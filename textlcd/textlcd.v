==> flow/design.v <==
module textlcd(CLK_50, KEY, LCD_RS, LCD_RW, LCD_EN, LCD_D, LCD_ON, LCD_BLON);
	input CLK_50;
	input [3:0] KEY;
	output LCD_RS, LCD_RW, LCD_EN;
	output [7:0] LCD_D;
	output LCD_ON, LCD_BLON;
	wire start, RS, done;
	wire [7:0] data;
	wire CS = 1'b1;
	wire clk50 = CLK_50;
	wire reset = ~KEY[0];
	lcd_test u1 (clk50, reset, start, RS, data, done);
	lcd_controller u2 (clk50, reset, start, CS, RS, data, done, LCD_RS, LCD_RW, LCD_EN, LCD_D);
	assign LCD_ON = 1'b1;
	assign LCD_BLON = 1'b1;
endmodule
module lcd_test(clk, reset, start, RS, data, done);
	input clk;		 
	input reset;
	output start, RS;
	output [7:0] data;
	input done;
	reg [5:0] index;
	reg [7:0] data; 
	reg [1:0] state;
	reg [17:0] count;
	reg RS, halt;
	wire start;
	localparam DELAY = 18'h320C0;		 
	localparam INIT = 0;
	localparam LINE1 = INIT + 4;
	localparam LINE2 = LINE1 + 7;
	localparam LAST = LINE2 + 11;
	localparam S0=0, S1=1, S2=2, S3=3;
	always @(posedge clk or posedge reset) begin
		if (reset) begin
			state <= S0;
			count <= 0;
			index <= INIT; 
		end
		else begin
			case (state)
			 S0:	if (~halt) state <= S1;	 
			 S1:	state <= S2;		 
			 S2:	if (done) begin		 
					state <= S3;
					index <= index + 1;
				end
			 S3:	if (count==DELAY) begin	 
					state <= 0;
					count <= 0;
				end
				else count <= count + 1;
			 default: state <= 0;
			endcase
		end
	end
	assign start = (state==1);
	always @* begin
		data = 8'b0;
		halt = 0;
		RS = 1;		 
		case (index)
		 INIT:		begin data=8'b0011_1100; RS=0; end	 
		 INIT+1:	begin data=8'b0000_1100; RS=0; end	 
		 INIT+2:	begin data=8'b0000_0110; RS=0; end	 
		 INIT+3:	begin data=8'b0000_0001; RS=0; end	 
		 LINE1:		begin data=8'b1000_0000; RS=0; end	 
		 LINE1+1:	data = "Y";
		 LINE1+2:	data = "o";
		 LINE1+3:	data = "n";
		 LINE1+4:	data = "s";
		 LINE1+5:	data = "e";
		 LINE1+6:	data = "i";
		 LINE2:		begin data=8'b1100_0000; RS=0; end	 
		 LINE2+1:	data = "U";
		 LINE2+2:	data = "n";
		 LINE2+3:	data = "i";
		 LINE2+4:	data = "v";
		 LINE2+5:	data = "e";
		 LINE2+6:	data = "r";
		 LINE2+7:	data = "s";
		 LINE2+8:	data = "i";
		 LINE2+9:	data = "t";
		 LINE2+10:	data = "y";
		 LAST:		halt=1;
		 default:	halt=1;
		endcase
	end
endmodule
module lcd_controller(clk, reset, start, CS, RS, data, done, LCD_RS, LCD_RW, LCD_E, LCD_data);
	input clk;				 
	input reset, start;
	input CS, RS;
	input [7:0] data;
	output done;
	output LCD_RS, LCD_RW, LCD_E;
	output [7:0] LCD_data;
	reg [2:0] state;
	reg [3:0] count;
	localparam	S0=0, S1=1, S2=2, S3=4, S4=3;	 
	localparam 	PW_E = 12;	 
	assign LCD_RS = RS;			 
	assign LCD_RW = 1'b0;		 
	assign LCD_data = data;		 
	always @(posedge clk or posedge reset) begin
		if (reset) state <= S0;
		else
			case (state) 
			 S0: if (start & CS) state <= S1;
			 S1: state <= S2;
			 S2: state <= S3;
			 S3: if (count < PW_E-1) count <= count + 1;
			     else begin state<= S4; count <= 0; end
			 S4: state <= S0;
			 default: state <= S0;
			endcase
	end
	assign LCD_E = (state==S3);
	assign done = (state==S4);
endmodule
Reports on textlcd
The steps from the RTL of textlcd to its reports follow in flow order.
Line numbers count from 1 in the design file above.
Operators carry their Yosys type and port widths (W data, S select, Z words).
Cell names lack the library's common part.
{"block": "inputs", "top_module": "textlcd", "clock_port": "CLK_50", "library": "sky130hd", "corner": "tt_025C_1v80"}

Elaborated design
Yosys after proc, flatten, opt, wreduce and memory -nomap, before mapping. Memory bits, and registers merged into a memory's read port (data or address), are not among the register bits. Print and check cells are not counted. Equal cells are merged and count once.
Memory sizes are those after Yosys's memory passes, which may raise the word count (mostly to a power of two), join words into wider ones and drop unused or constant bits.
{"block": "word_totals", "reg_bits": 33, "mem_bits_ro": 320, "n_memories": 1, "out_inout_bits": 13, "elab_cells": 39}
{"block": "mem_list", "name": "(no name shown)", "size": 32, "width": 10, "read_ports": 1, "wr": 0, "line": 63, "source": "case (index)"}
{"block": "classes", "addsub": 3, "n_cmp": 1, "eq_ne": 13, "n_mux": 9, "n_reduce_logical": 7}
{"block": "ops", "operator": "$add A18 B1 Y18 const B", "count": 1}
{"block": "ops", "operator": "$eq A18 B18 Y1 const B", "count": 1}
{"block": "ops", "operator": "$mux W18", "count": 1}
{"block": "ops", "operator": "$pmux W3 S4", "count": 1}
{"block": "ops", "operator": "$mux W10", "count": 1}
{"block": "ops", "operator": "$pmux W2 S4", "count": 1}
{"block": "ops", "operator": "$ne A2 B2 Y1 const B", "count": 3}
{"block": "ops", "operator": "$reduce_and A2 Y1", "count": 3}
{"block": "ops", "operator": "$eq A3 B2 Y1 const B", "count": 2}
{"block": "ops", "operator": "$add A6 B1 Y6 const B", "count": 1}
{"block": "ops", "operator": "$mux W3", "count": 2}
{"block": "ops", "operator": "$mux W2", "count": 3}
{"block": "ops", "operator": "$ne A2 B1 Y1 const B", "count": 2}
{"block": "ops", "operator": "$eq A2 B2 Y1 const B", "count": 2}
{"block": "ops", "operator": "$add A4 B1 Y4 const B", "count": 1}
{"block": "ops", "operator": "$lt A4 B4 Y1 const B", "count": 1}
{"block": "ops", "operator": "$reduce_and A4 Y1", "count": 1}
{"block": "ops", "operator": "$reduce_bool A4 Y1", "count": 1}
{"block": "ops", "operator": "$eq A3 B1 Y1 const B", "count": 1}
{"block": "ops", "operator": "$eq A3 B3 Y1 const B", "count": 1}
{"block": "ops", "operator": "$logic_not A3 Y1", "count": 1}
{"block": "ops", "operator": "$eq A2 B1 Y1 const B", "count": 1}
{"block": "ops", "operator": "$logic_not A2 Y1", "count": 1}

Depth
Longest topological path by Yosys (ltp), each cell counted once; first at word level (registers and memories cut), then after technology mapping (sequential cells cut; the memories' decode and read muxes count).
{"block": "logic_depth", "word_depth": 3, "abc_area": 1, "mapped_depth": 9}

After synthesis
Yosys stat after the flow's synthesis: flattened, memories mapped to cells. It holds for the ABC_AREA given above (unset counts as 0); a run with the other value may have another netlist.
{"block": "mapped", "cell_count": 326, "area_um2": 2359.8, "sequential_area_um2": 948.4, "ffs": 37, "n_buf": 7}
{"block": "by_type", "type": "dfrtp_1", "count": 31}
{"block": "by_type", "type": "nand2_1", "count": 76}
{"block": "by_type", "type": "inv_1", "count": 52}
{"block": "by_type", "type": "nor2_1", "count": 43}
{"block": "by_type", "type": "ha_1", "count": 12}
{"block": "by_type", "type": "nand3_1", "count": 30}
{"block": "by_type", "type": "edfxtp_1", "count": 4}
{"block": "by_type", "type": "o21ai_0", "count": 19}
{"block": "by_type", "type": "dfstp_2", "count": 2}
{"block": "by_type", "type": "xor2_1", "count": 6}
{"block": "by_type", "type": "a21oi_1", "count": 9}
{"block": "by_type", "type": "nor2_4", "count": 3}
{"block": "by_type", "type": "nand4_1", "count": 5}
{"block": "by_type", "type": "buf_4", "count": 4}
{"block": "by_type", "type": "nor3_1", "count": 4}
{"block": "by_type", "type": "nand2_2", "count": 3}
{"block": "by_type", "type": "a31oi_1", "count": 2}
{"block": "by_type", "type": "nor2_2", "count": 2}
Not listed: further types 15, cells in them 19.

Path before layout
OpenSTA on the mapped netlist: ideal clock, no wires. The path of least setup slack (recovery checks aside). Input and output delay are each 20% of the period. Register names are those of the netlist, which keeps one name where synthesis merged equal registers.
{"block": "synth_path", "path_type": "flip-flop to output port", "start": "register u1.index[1]", "end": "output LCD_D[3]", "period_ns": 2.1, "out_delay_ns": 0.420, "t_first_pin_ns": 0.000, "t_arrival_ns": 1.459, "required_time_ns": 1.680, "slack_ns": 0.221, "delay_ns": 1.459, "driving_pins": 9, "synth_period_reached_ns": 1.879}
"delay_ns" is the arrival time less input delay plus setup time.
At an output port there is no setup time.
"driving_pins" counts driving pins, that of a launching flip-flop among them; a cell with two outputs on the path counts twice.
"synth_period_reached_ns" = period - worst setup slack (recovery checks aside). The figure is calculated, with input and output delays left at 20% of the set period.
Between the ends stands the longest chain of elaborated cells between them, by number of cells; it is not shown to be the way that was timed. Of several equally long chains one is given.
A line is the first line of the expression or statement that the cell stems from. Yosys adds cells for indexed reads and writes and turns some case tables into memories.
A memory read counts as a cell of the chain, while the word-level depth stops at memories.
{"block": "synth_via", "cell_sequence": "dfrtp_1 -> inv_1 -> ha_1 -> inv_1 -> nand2_1 -> o21ai_0 -> nand2_1 -> o21ai_0 -> a21boi_0", "elab_chain_cells": 2}
{"block": "synth_rtl", "element": "start, declared", "line": 23, "source": "reg [5:0] index;"}
{"block": "synth_rtl", "element": "start, assigned", "line": 39, "source": "index <= INIT;"}
{"block": "synth_rtl", "element": "start, assigned", "line": 47, "source": "index <= index + 1;"}
{"block": "synth_rtl", "element": "$mem_v2 Z32 W10", "line": 63, "source": "case (index)"}
{"block": "synth_rtl", "element": "$mux W10", "line": 63}
{"block": "synth_rtl", "element": "end, declared", "line": 5, "source": "output [7:0] LCD_D;"}

Worst path after layout
Path of least setup slack in the final report of job 1 (OpenROAD, finished layout, wires in). Where an end is a register, its clock arrival counts in the times.
{"block": "layout_path", "path_type": "flip-flop to output port", "start": "register u1.index[0]", "end": "output LCD_D[5]", "period_ns": 1.39, "out_delay_ns": 0.28, "t_first_pin_ns": 0.30, "t_arrival_ns": 1.65, "required_time_ns": 1.11, "slack_ns": -0.54, "driving_pins": 8}
Between the ends stands the longest chain of elaborated cells between them, by number of cells; it is not shown to be the way that was timed. Of several equally long chains one is given.
A memory read counts as a cell of the chain, while the word-level depth stops at memories.
{"block": "layout_via", "cell_sequence": "dfrtp_1 -> inv_2 -> ha_4 -> or2_4 -> o211ai_1 -> nand2_1 -> a21oi_2 -> buf_2", "elab_chain_cells": 2}
{"block": "layout_rtl", "element": "start, declared", "line": 23, "source": "reg [5:0] index;"}
{"block": "layout_rtl", "element": "start, assigned", "line": 39, "source": "index <= INIT;"}
{"block": "layout_rtl", "element": "start, assigned", "line": 47, "source": "index <= index + 1;"}
{"block": "layout_rtl", "element": "$mem_v2 Z32 W10", "line": 63, "source": "case (index)"}
{"block": "layout_rtl", "element": "$mux W10", "line": 63}
{"block": "layout_rtl", "element": "end, declared", "line": 5, "source": "output [7:0] LCD_D;"}

Below are 2 stored runs of the flow (Yosys, OpenROAD; platform sky130hd) on textlcd, each with its settings and what was measured, unordered. Constraints: input delay and output delay 20% of the set period each, output load 0.01 pF.
By "achieved_clock_period_ns" is meant the clock period of the run minus its worst setup slack. This is arithmetic on one report: input and output delays are still those of the set period (20% each).
"worst_path_time_ns" is the time allowed to the run's worst setup path (the clock period less input and output delay, where it has them) less its slack. Clock arrival times count: a late capture clock shortens it, a late launch clock lengthens it.
"power_total_mw" rests on the timing tool's default activity at the inputs, not on a simulated workload.

{"run": "job 1", "settings": { "period_ns": 1.39, "CORE_UTILIZATION": 19, "PLACE_DENSITY": 0.52, "CELL_PAD_IN_SITES_DETAIL_PLACEMENT": 1, "TNS_END_PERCENT": 85, "ABC_AREA": 1, "CAP_MARGIN": 5, "MIN_ROUTING_LAYER": "met2", "CORE_MARGIN": 2, "SLEW_MARGIN": 20 }, "results": { "power_total_mw": 2.316, "final_cell_area_um2": 3433.3, "worst_path_time_ns": 1.65, "path_kind": "flip-flop to output port", "worst_setup_slack_ns": -0.538, "synthesis_area_um2": 2359.8, "setupTns_ns": -4.451, "dieArea_um2": 13327.5, "achieved_clock_period_ns": 1.928 }}
{"run": "job 2", "settings": { "period_ns": 1.33, "CAP_MARGIN": 20, "CORE_MARGIN": 2, "CORE_UTILIZATION": 40, "SLEW_MARGIN": 20 }, "results": { "power_total_mw": 1.962, "final_cell_area_um2": 3236.8, "worst_path_time_ns": 1.78, "path_kind": "flip-flop to output port", "worst_setup_slack_ns": -0.714, "synthesis_area_um2": 2104.5, "setupTns_ns": -8.061, "dieArea_um2": 5857.6, "achieved_clock_period_ns": 2.044 }}
